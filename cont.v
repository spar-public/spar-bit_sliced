==> flow/design.v <==
module  Controller  #(parameter LENGTH = 32)
	(
		input clk, 
		input reset,
		input start,
		input[31:0] instruction,
        output reg[3:0] alu_op,
        output reg wea,
		output reg web,
		output reg[9:0] addra, 
		output reg[9:0] addrb,
		output reg east, 
		output reg west, 
		output reg south, 
		output reg north,
		output reg[1:0] east_mode,
		output reg[1:0] west_mode,
		output reg[1:0] south_mode,
		output reg[1:0] north_mode,
		output reg[6:0] count,
		output reg[1:0] state
    );
parameter  Q = 2'b00, OP = 2'b01, SHIFT = 2'b10, WB = 2'b11;
wire[9:0] rs1_base, rs2_base, rd_base, rd_up_base;
wire[5:0] opcode;
reg[31:0] offset;
reg[9:0] rs1_ptr, rs2_ptr, rd_ptr, rd_up_ptr, q_ptr, shift_ptr;
reg[10:0] ram_ptr;
reg[6:0] iter;
reg start_flag;
reg finish_flag;
integer i;
assign rd_base    = instruction[25:21]*LENGTH;
assign rs1_base   = instruction[20:16]*LENGTH;
assign rs2_base   = instruction[15:11]*LENGTH;
assign rd_up_base = instruction[25:21]*LENGTH+LENGTH;
assign opcode = instruction[31:26];
always @ (posedge clk)
begin
	if (reset == 0) begin
		wea			<=	0;
		web			<=	0;
		addra		<=	0;
		addrb		<=	0;
		east		<=	0;
		west		<=	0;
		south		<=	0;
		north		<=	0;
		east_mode	<=	0;
		west_mode	<= 	0;
		south_mode	<=	0;
		north_mode	<=	0;
		rs1_ptr 	<= rs1_base;
		rs2_ptr 	<= rs2_base;
		rd_ptr 		<= rd_base;
		rd_up_ptr 	<= rd_base;
		q_ptr		<= rs2_base;
		shift_ptr	<= rd_base;
		ram_ptr		<=	'h400;
		count		<=	0;
		iter		<=	0;
		offset		<= 	0;
		start_flag	<= 	0;
		finish_flag	<=	0;
		case(opcode)
			0:	begin
				alu_op		<=	0;
				state		<=	OP;
				end
			1:	begin
				alu_op		<=	1;
				state		<=	OP;
				end
			2:	begin
				alu_op		<=	2;
				state		<=	Q;		
				end
			5,6,7,8: 	begin
				alu_op		<=	'hf;
				state		<=	OP;
				end
		endcase	
	end
	else if(start) begin
		wea			<=	0;
		web			<=	0;
		addra		<=	0;
		addrb		<=	0;
		east		<=	0;
		west		<=	0;
		south		<=	0;
		north		<=	0;
		east_mode	<=	0;
		west_mode	<=	0;
		south_mode	<=	0;
		north_mode	<=	0;
		rs1_ptr 	<= rs1_base;
		rs2_ptr 	<= rs2_base;
		rd_ptr 		<= rd_base;
		rd_up_ptr 	<= rd_base;
		q_ptr		<= rs2_base;
		shift_ptr	<= rd_base;
		ram_ptr		<=	0;
		count		<=	0;
		iter		<=	0;
		offset		<= 	0;
		start_flag	<= 	1;
		finish_flag	<=	0;
		case(opcode)
			0:	begin
				alu_op		<=	0;
				state		<=	OP;
				end
			1:	begin
				alu_op		<=	1;
				state		<=	OP;
				end
			2:	begin
				alu_op		<=	2;
				state		<=	Q;
				end
			5,6,7,8: 	begin		 
				alu_op		<=	'hf;
				state		<=	OP;
				end
		endcase	
	end
	else if(start_flag&&!finish_flag) begin
		count <= count + 1;
		case(opcode)
		0,1:	begin
				case(state)
				OP: begin
					rs1_ptr		<= rs1_ptr + 1;
					rs2_ptr 	<= rs2_ptr + 1;
					addra 		<= rs1_ptr;
					addrb 		<= rs2_ptr;
					wea 		<= 0;
					state 		<= WB;
				end
				WB: begin
					rd_ptr 		<= rd_ptr + 1;
					addra 		<= rd_ptr;
					wea 		<= 1;
					state 		<= OP;
				end
				endcase
				if(count==2*LENGTH) begin
					start_flag	<= 0;
					finish_flag <= 1;
				end
			end
		2:	begin
				if(iter<=LENGTH) begin
				case(state)
				Q: begin
					rs1_ptr 	<= rs1_base;
					rs2_ptr 	<= rs2_base;
					q_ptr 		<= q_ptr + 1;
					addrb 		<= q_ptr;
					wea 		<= 0;
					iter 		<= iter + 1;
					offset		<= offset + 1;
					state 		<= OP;
					if(iter<LENGTH/2) begin				
					rd_ptr		<= rd_ptr + offset;
					rd_up_ptr	<= rd_up_ptr + offset;
					end
					else if(iter==LENGTH/2) begin
					rd_ptr		<= rd_ptr + offset-LENGTH/2;
					rd_up_ptr	<= rd_up_ptr + offset;
					end
					else if(iter>LENGTH/2) begin
					rd_ptr		<= rd_ptr + offset - LENGTH/2;
					rd_up_ptr	<= rd_up_ptr + offset - LENGTH/2;
					end
				end
				OP: begin
					rd_up_ptr	<= rd_up_ptr + 1;
					rd_ptr 		<= rd_ptr + 1;
					rs1_ptr		<= rs1_ptr + 1;
					if(iter==1 && count<(2*LENGTH)+1) begin
						addra <= 0;
						addrb <= rs1_ptr;
					end
					else if(count==(2*LENGTH)+1) begin
						addra 	<= rd_ptr - 1;
						addrb 	<= 0;
					end
					else begin
						addra  	<= rd_up_ptr;
						addrb 	<= rs1_ptr;
					end
					wea 	<= 0;
					state 		<= WB;			
				end
				WB: begin
					if(count<(2*LENGTH)+2) begin
						addra 		<= rd_ptr-1;
						wea 		<= 1;
						state 		<= OP;
					end 
					else if(iter<LENGTH+1) begin
						rd_ptr		<= rd_base;
						rd_up_ptr	<= rd_base;
						addra		<= rd_ptr-1;
						addrb		<= 0;
						wea			<= 1;
						count 		<= 0;
						state 		<= SHIFT;
					end
					else begin
						wea 		<= 0;
						state 		<= Q;
					end
				end
				SHIFT: begin
					rd_ptr		<= rd_base;
					rd_up_ptr	<= rd_base;
					addra		<= 0;
					addrb 		<= 0;
					wea			<= 0;
					count 		<= 0;
					state 		<= Q;
				end
				endcase
				end
				else finish_flag <= 1;
			end
		5: 	begin  
				east	<= 1;
				east_mode	<=	1; 
				west_mode	<=	0;
				south_mode	<=	0;
				north_mode	<=	0;
				case(state)
				OP: begin
					rs1_ptr		<= rs1_ptr + 2;
					addra 		<= rs1_ptr;
					addrb 		<= rs1_ptr+1;
					wea 		<= 0;
					web			<= 0;
					state 		<= WB;
				end
				WB: begin
					rd_ptr		<= rd_ptr + 2;
					addra		<= rd_ptr;
					addrb		<= rd_ptr+1;
					if(count<=LENGTH) begin
						wea 		<= 1;
						web			<= 1;
					end
					state 		<= OP;
				end
				endcase
				if(count==LENGTH) begin
					east_mode	<=	0; 
					north_mode	<=	2;	 
				end
				if(count==LENGTH+1) begin
					finish_flag <=  1;
					east_mode	<=	0; 
					north_mode	<=	0;
				end
			end
		7: 	begin  
				south	<= 1;
				east_mode	<=	0; 
				west_mode	<=	0;
				south_mode	<=	0;
				north_mode	<=	0;
				case(state)
				OP: begin
					rs1_ptr		<= rs1_ptr + 2;
					addra 		<= rs1_ptr;
					addrb 		<= rs1_ptr+1;
					wea 		<= 0;
					web			<= 0;
					state 		<= WB;
				end
				WB: begin
					rd_ptr		<= rd_ptr + 2;
					addra		<= rd_ptr;
					addrb		<= rd_ptr+1;
					if(count<=LENGTH) begin
						wea 		<= 1;
						web			<= 1;
					end
					state 		<= OP;
				end
				endcase
				if(count==LENGTH) begin
					finish_flag <=  1;
				end
			end
		8: 	begin  
				north	<= 1;
				east_mode	<=	0; 
				west_mode	<=	0;
				south_mode	<=	0;
				north_mode	<=	1;
				case(state)
				OP: begin
					rs1_ptr		<= rs1_ptr + 2;
					addra 		<= rs1_ptr;
					addrb 		<= rs1_ptr+1;
					wea 		<= 0;
					web			<= 0;
					state 		<= WB;
				end
				WB: begin
					rd_ptr		<= rd_ptr + 2;
					addra		<= rd_ptr;
					addrb		<= rd_ptr+1;
					if(count<=LENGTH) begin
						wea 		<= 1;
						web			<= 1;
					end
					state 		<= OP;
				end
				endcase
				if(count==LENGTH) begin
					north_mode	<=	2;	 
				end
				if(count==LENGTH+1) begin
					north_mode	<=	0;
					finish_flag <=  1;
				end
			end
		endcase
		end
end
endmodule
# --- Tool chain data of Controller ---
# Tool output for the design above, in the order of the flow.
# Line numbers count from 1 in the design file above.
# Operators carry their Yosys type and port widths (W data, S select, Z words).
# Cell names lack the library's common part.
setup:
  top_module: "Controller"
  clock: "clk"
  lib: "sky130hd"
  pvt_corner: "tt_025C_1v80"

# --- Word level ---
# Source: Yosys, flattened and elaborated, memories not mapped. Widths are those after wreduce. Registers that Yosys merges into a memory's read port (data or address) are not register bits. Print and check cells do not count.
word_totals:
  ramBits: 0
  memories: 0
  ff_bits: 133
  wordCells: 246
  in_bits: 35
  clocked_rd_ports_x_width: 0
  output_inout_bits: 47
  latch_bits: 0
  rom_bits: 0
classes:
  n_cmp: 7
  add_sub_neg: 15
  div: 0
  n_mux: 104
  reduce_logical: 40
  shift: 0
  eq_ne: 53
  bitwise: 1
  n_mul: 0
op_table:
  columns: ["cell", "count"]
  rows:
  - ["$mux W10", 48]
  - ["$pmux W10 S4", 3]
  - ["$pmux W10 S3", 4]
  - ["$pmux W10 S2", 5]
  - ["$add A10 B1 Y10 const B", 5]
  - ["$add A32 B1 Y32 const B", 1]
  - ["$mux W7", 4]
  - ["$ne A4 B4 Y1 const B", 6]
  - ["$reduce_and A6 Y1", 4]
  - ["$ne A3 B1 Y1 const B", 7]
  - ["$add A10 B10 Y10", 2]
  - ["$add A10 B2 Y10 const B", 2]
  - ["$sub A10 B5 Y10 const B", 2]
  - ["$ne A5 B5 Y1 const B", 4]
  - ["$mux W2", 10]
  - ["$eq A6 B3 Y1 const B", 3]
  - ["$reduce_and A4 Y1", 4]
  - ["$reduce_and A8 Y1", 2]
  - ["$pmux W4 S4", 1]
  - ["$pmux W2 S2", 4]
  - ["$mux W1", 15]
  - ["$add A7 B1 Y7 const B", 2]
  - ["$le A7 B6 Y1 const B", 2]
  - ["$eq A7 B6 Y1 const B", 2]
  - ["$lt A7 B7 Y1 const B", 2]
  - ["$eq A7 B7 Y1 const B", 2]
  - ["$ne A7 B7 Y1 const B", 2]
  - ["$pmux W7 S2", 1]
# Not listed: further kinds 45, cells in them 71.

# --- Longest topological paths ---
# Yosys ltp: most cells in a row. Word level: on the elaborated netlist, between registers, memories and ports. Mapped: between sequential cells and ports; inverters and the memories' decode and read muxes count.
logic_depth:
  ltp_word: 11
  abc_area: 0
  mapped_depth: 12
  ltp_nobuf: 12

# --- Mapped cells and area ---
# Source: synth_stat.txt of the flow (Yosys; design flattened, memories mapped). It holds for the ABC_AREA given above (unset counts as 0); a run with the other value may have another netlist.
# The area totals of this step are shown rounded.
by_type:
  columns: ["cell", "count", "type_area_um2"]
  rows:
  - ["dfxtp_1", 79, 1.58E+03]
  - ["edfxtp_1", 30, 900.864]
  - ["ha_1", 37, 462.944]
  - ["nand2_1", 111, 416.65]
  - ["nor2_1", 111, 416.65]
  - ["xor2_1", 42, 367.853]
  - ["o21ai_0", 73, 365.35]
  - ["xnor2_1", 41, 359.094]
  - ["a21oi_1", 69, 345.331]
  - ["nand3_1", 55, 275.264]
  - ["a211oi_1", 23, 172.666]
  - ["clkbuf_1", 45, 168.912]
  - ["nand4_1", 21, 131.376]
  - ["a32o_1", 13, 130.125]
  - ["nor3_1", 25, 125.12]
  - ["and3_1", 16, 100.096]
  - ["mux2i_1", 10, 100.096]
  - ["inv_1", 22, 82.579]
# Not listed: further types 68, cells in them 201.
synth_totals:
  synth_area_mm2: 0.00813
  ff_cells: 109
  mapped_cells: 1024
  sequential_area_mm2: 0.00248
  buf_cells: 71

# --- Timing after synthesis ---
# OpenSTA on the mapped netlist: ideal clock, no wires. The path of least setup slack (recovery checks aside). Input and output delay are each 20% of the period. Register names are those of the netlist, which keeps one name where synthesis merged equal registers.
synth_path:
  kind: "input to register"
  start: "input instruction[27]"
  end: "register rd_ptr[9]"
  launch_ps: 816
  required_ps: 3820
  n_path_buf: 1
  setup_time_ps: 260
  input_delay_ps: 816
  arrival_ps: 2511
  clock_period_ps: 4080
  driving_pins: 8
  path_delay_ps: 1955
  path_slack_ps: 1309
  period_less_setup_slack_ps: 2771
# "path_delay_ps" = arrival - input delay + setup time.
# "driving_pins": output pins that drive a net of the path, with the launching flip-flop's if there is one; two outputs of one cell count as two.
# "period_less_setup_slack_ps" = period - worst setup slack (recovery checks aside). The figure is calculated, with input and output delays left at 20% of the set period.
# The rows between start and end are the longest chain of elaborated cells between them; the timing report does not say that the signal goes this way. Where chains are equally long, one stands for them.
# Each line given opens the expression or statement behind the cell; cells for indexed reads and writes are added by Yosys, which also makes memories of some case tables.
# A register here has more assigning lines than the two given.
# Ways into the end's enable are left out, as the timed path ends at the data pin.
synth_via:
  path_cell_list: "buf_4 -> or4b_4 -> a21oi_2 -> o21ai_0 -> xnor2_1 -> a311o_1 -> mux2i_1 -> a21oi_1"
  elab_chain_cells: 6
  cells_between: 12
  classes_between: "eq/ne (5); mux (4); reduce/logical (3)"
synth_rtl:
  columns: ["item", "line", "rtl"]
  rows:
  - ["start, declared", 6, "input[31:0] instruction,"]
  - ["$eq A6 B4 Y1", 130, "case(opcode)"]
  - ["$reduce_or A3 Y1", null, null]
  - ["$pmux W10 S3", 130, null]
  - ["$mux W10", 128, "else if(start_flag&&!finish_flag) begin"]
  - ["$mux W10", 84, "else if(start) begin"]
  - ["$mux W10", 40, "if (reset == 0) begin"]
  - ["end, assigned", 55, "rd_ptr <= rd_base;"]
  - ["end, assigned", 99, "rd_ptr <= rd_base;"]
  - ["end, declared", 27, "reg[9:0] rs1_ptr, rs2_ptr, rd_ptr, rd_up_ptr, q_ptr, shift_ptr;"]

# --- Worst path after layout ---
# Path of least setup slack in the final report of run 1 (OpenROAD, finished layout, wires in). Where an end is a register, its clock arrival counts in the times.
# The path's times are printed in steps of 10 ps; the period is the one set.
layout_path:
  kind: "register to register"
  start: "register offset[0]"
  end: "register rd_up_ptr[8]"
  n_path_buf: 0
  driving_pins: 11
  setup_time_ps: 250
  required_ps: 3120
  launch_ps: 370
  path_slack_ps: 180
  clock_period_ps: 3000
  arrival_ps: 2940
# The rows between start and end are the longest chain of elaborated cells between them; the timing report does not say that the signal goes this way. Where chains are equally long, one stands for them.
# A register here has more assigning lines than the two given.
layout_via:
  path_cell_list: "dfxtp_2 -> ha_1 -> fa_1 -> a211oi_2 -> nor2_1 -> xnor2_1 -> ha_1 -> nand2_1 -> o31a_1 -> nor3_1 -> o21ai_0"
  elab_chain_cells: 11
  cells_between: 11
  classes_between: "add/sub (2); mux (9)"
layout_rtl:
  columns: ["item", "line", "rtl"]
  rows:
  - ["start, declared", 26, "reg[31:0] offset;"]
  - ["start, assigned", 62, "offset <= 0;"]
  - ["start, assigned", 163, "offset <= offset + 1;"]
  - ["$add A10 B10 Y10", 175, "rd_up_ptr <= rd_up_ptr + offset - LENGTH/2;"]
  - ["$sub A10 B5 Y10", 175, null]
  - ["$mux W10", 173, "else if(iter>LENGTH/2) begin"]
  - ["$mux W10", 169, "else if(iter==LENGTH/2) begin"]
  - ["$mux W10", 165, "if(iter<LENGTH/2) begin"]
  - ["$pmux W10 S4", 155, "case(state)"]
  - ["$mux W10", 154, "if(iter<=LENGTH) begin"]
  - ["$mux W10", 130, "case(opcode)"]
  - ["$mux W10", 128, "else if(start_flag&&!finish_flag) begin"]
  - ["$mux W10", 84, "else if(start) begin"]
  - ["$mux W10", 40, "if (reset == 0) begin"]
  - ["end, assigned", 56, "rd_up_ptr <= rd_base;"]
  - ["end, assigned", 100, "rd_up_ptr <= rd_base;"]
  - ["end, declared", 27, "reg[9:0] rs1_ptr, rs2_ptr, rd_ptr, rd_up_ptr, q_ptr, shift_ptr;"]

--- measured runs ---
Stored flow runs of Controller (2 of them; Yosys, OpenROAD, sky130hd). They differ in their settings and are not a sequence. Constraints: input delay and output delay 20% of the set period each, output load 0.01 pF.
"achievedPeriod_ps" = clock period - worst setup slack. The figure is calculated, with input and output delays left at 20% of the set period.
"worst_path_ps" means the part of the period allowed to the worst setup path (the constraints hold back 20% at inputs and 20% at outputs) less its slack; where the path has registers, the arrival times of their clocks count too.
By "power.total_w" is meant OpenSTA's value without simulated activity: inputs other than the clock are taken to toggle once in ten clock periods, and the tool carries that through the logic.
"worst_path_ps" is known to 10 ps.
Values from the reports are rounded here.

--- run 1 ---
==> flow/run.sh <==
#!/bin/bash
# the make line also repeats the synthesis and layout settings of config.mk as NAME=value (left out here)
make -C /OpenROAD-flow-scripts/flow DESIGN_CONFIG=/design/flow/config.mk WORK_HOME=/design/flow/orfs CLKGATE_MAP_FILE= finish
==> flow/config.mk <==
export PLATFORM = sky130hd
export DESIGN_NAME = Controller
export DESIGN_NICKNAME = Controller
export VERILOG_FILES = /design/flow/design.v
export SDC_FILE = /design/flow/constraint.sdc
export NUM_CORES = 4
export LEC_CHECK = 0
export CAP_MARGIN = 20
export CORE_MARGIN = 2
export CORE_UTILIZATION = 24
export MAX_ROUTING_LAYER = met4
export MIN_ROUTING_LAYER = met1
export SLEW_MARGIN = 20
==> flow/constraint.sdc <==
create_clock -name core_clock -period 3.0 [get_ports {clk}]
set_input_delay 0.6000 -clock core_clock [delete_from_list [all_inputs] [get_ports {clk}]]
set_output_delay 0.6000 -clock core_clock [all_outputs]
set_load 0.01 [all_outputs]

==> results, as YAML <==
results:
  die_mm2: 0.0353
  synthesis_area_mm2: 0.00813
  achievedPeriod_ps: 2821
  worst_path_ps: 2820
  timing.worst_path_kind: "register to register"
  cell_area_final_mm2: 0.0102
  fin_tns_ps: 0
  fin_util_pct: 30.6
  hold_worst_slack_ps: 473
  power.total_w: 0.00358
  setup_worst_slack_ps: 179

--- run 2 ---
==> flow/run.sh <==
#!/bin/bash
# the make line also repeats the synthesis and layout settings of config.mk as NAME=value (left out here)
make -C /OpenROAD-flow-scripts/flow DESIGN_CONFIG=/design/flow/config.mk WORK_HOME=/design/flow/orfs CLKGATE_MAP_FILE= finish
==> flow/config.mk <==
export PLATFORM = sky130hd
export DESIGN_NAME = Controller
export DESIGN_NICKNAME = Controller
export VERILOG_FILES = /design/flow/design.v
export SDC_FILE = /design/flow/constraint.sdc
export NUM_CORES = 4
export LEC_CHECK = 0
export CAP_MARGIN = 0
export CELL_PAD_IN_SITES_GLOBAL_PLACEMENT = 0
export CORE_MARGIN = 2
export CORE_UTILIZATION = 31
export CTS_CLUSTER_DIAMETER = 115
export HOLD_SLACK_MARGIN = -0.07
export SETUP_SLACK_MARGIN = 0.0
export SLEW_MARGIN = 40
==> flow/constraint.sdc <==
create_clock -name core_clock -period 2.77 [get_ports {clk}]
set_input_delay 0.5540 -clock core_clock [delete_from_list [all_inputs] [get_ports {clk}]]
set_output_delay 0.5540 -clock core_clock [all_outputs]
set_load 0.01 [all_outputs]

==> results, as YAML <==
results:
  die_mm2: 0.0275
  synthesis_area_mm2: 0.00813
  achievedPeriod_ps: 2666
  worst_path_ps: 2670
  timing.worst_path_kind: "register to register"
  cell_area_final_mm2: 0.0104
  fin_tns_ps: 0
  fin_util_pct: 40.1
  hold_worst_slack_ps: 470
  power.total_w: 0.0039
  setup_worst_slack_ps: 104
--- end ---
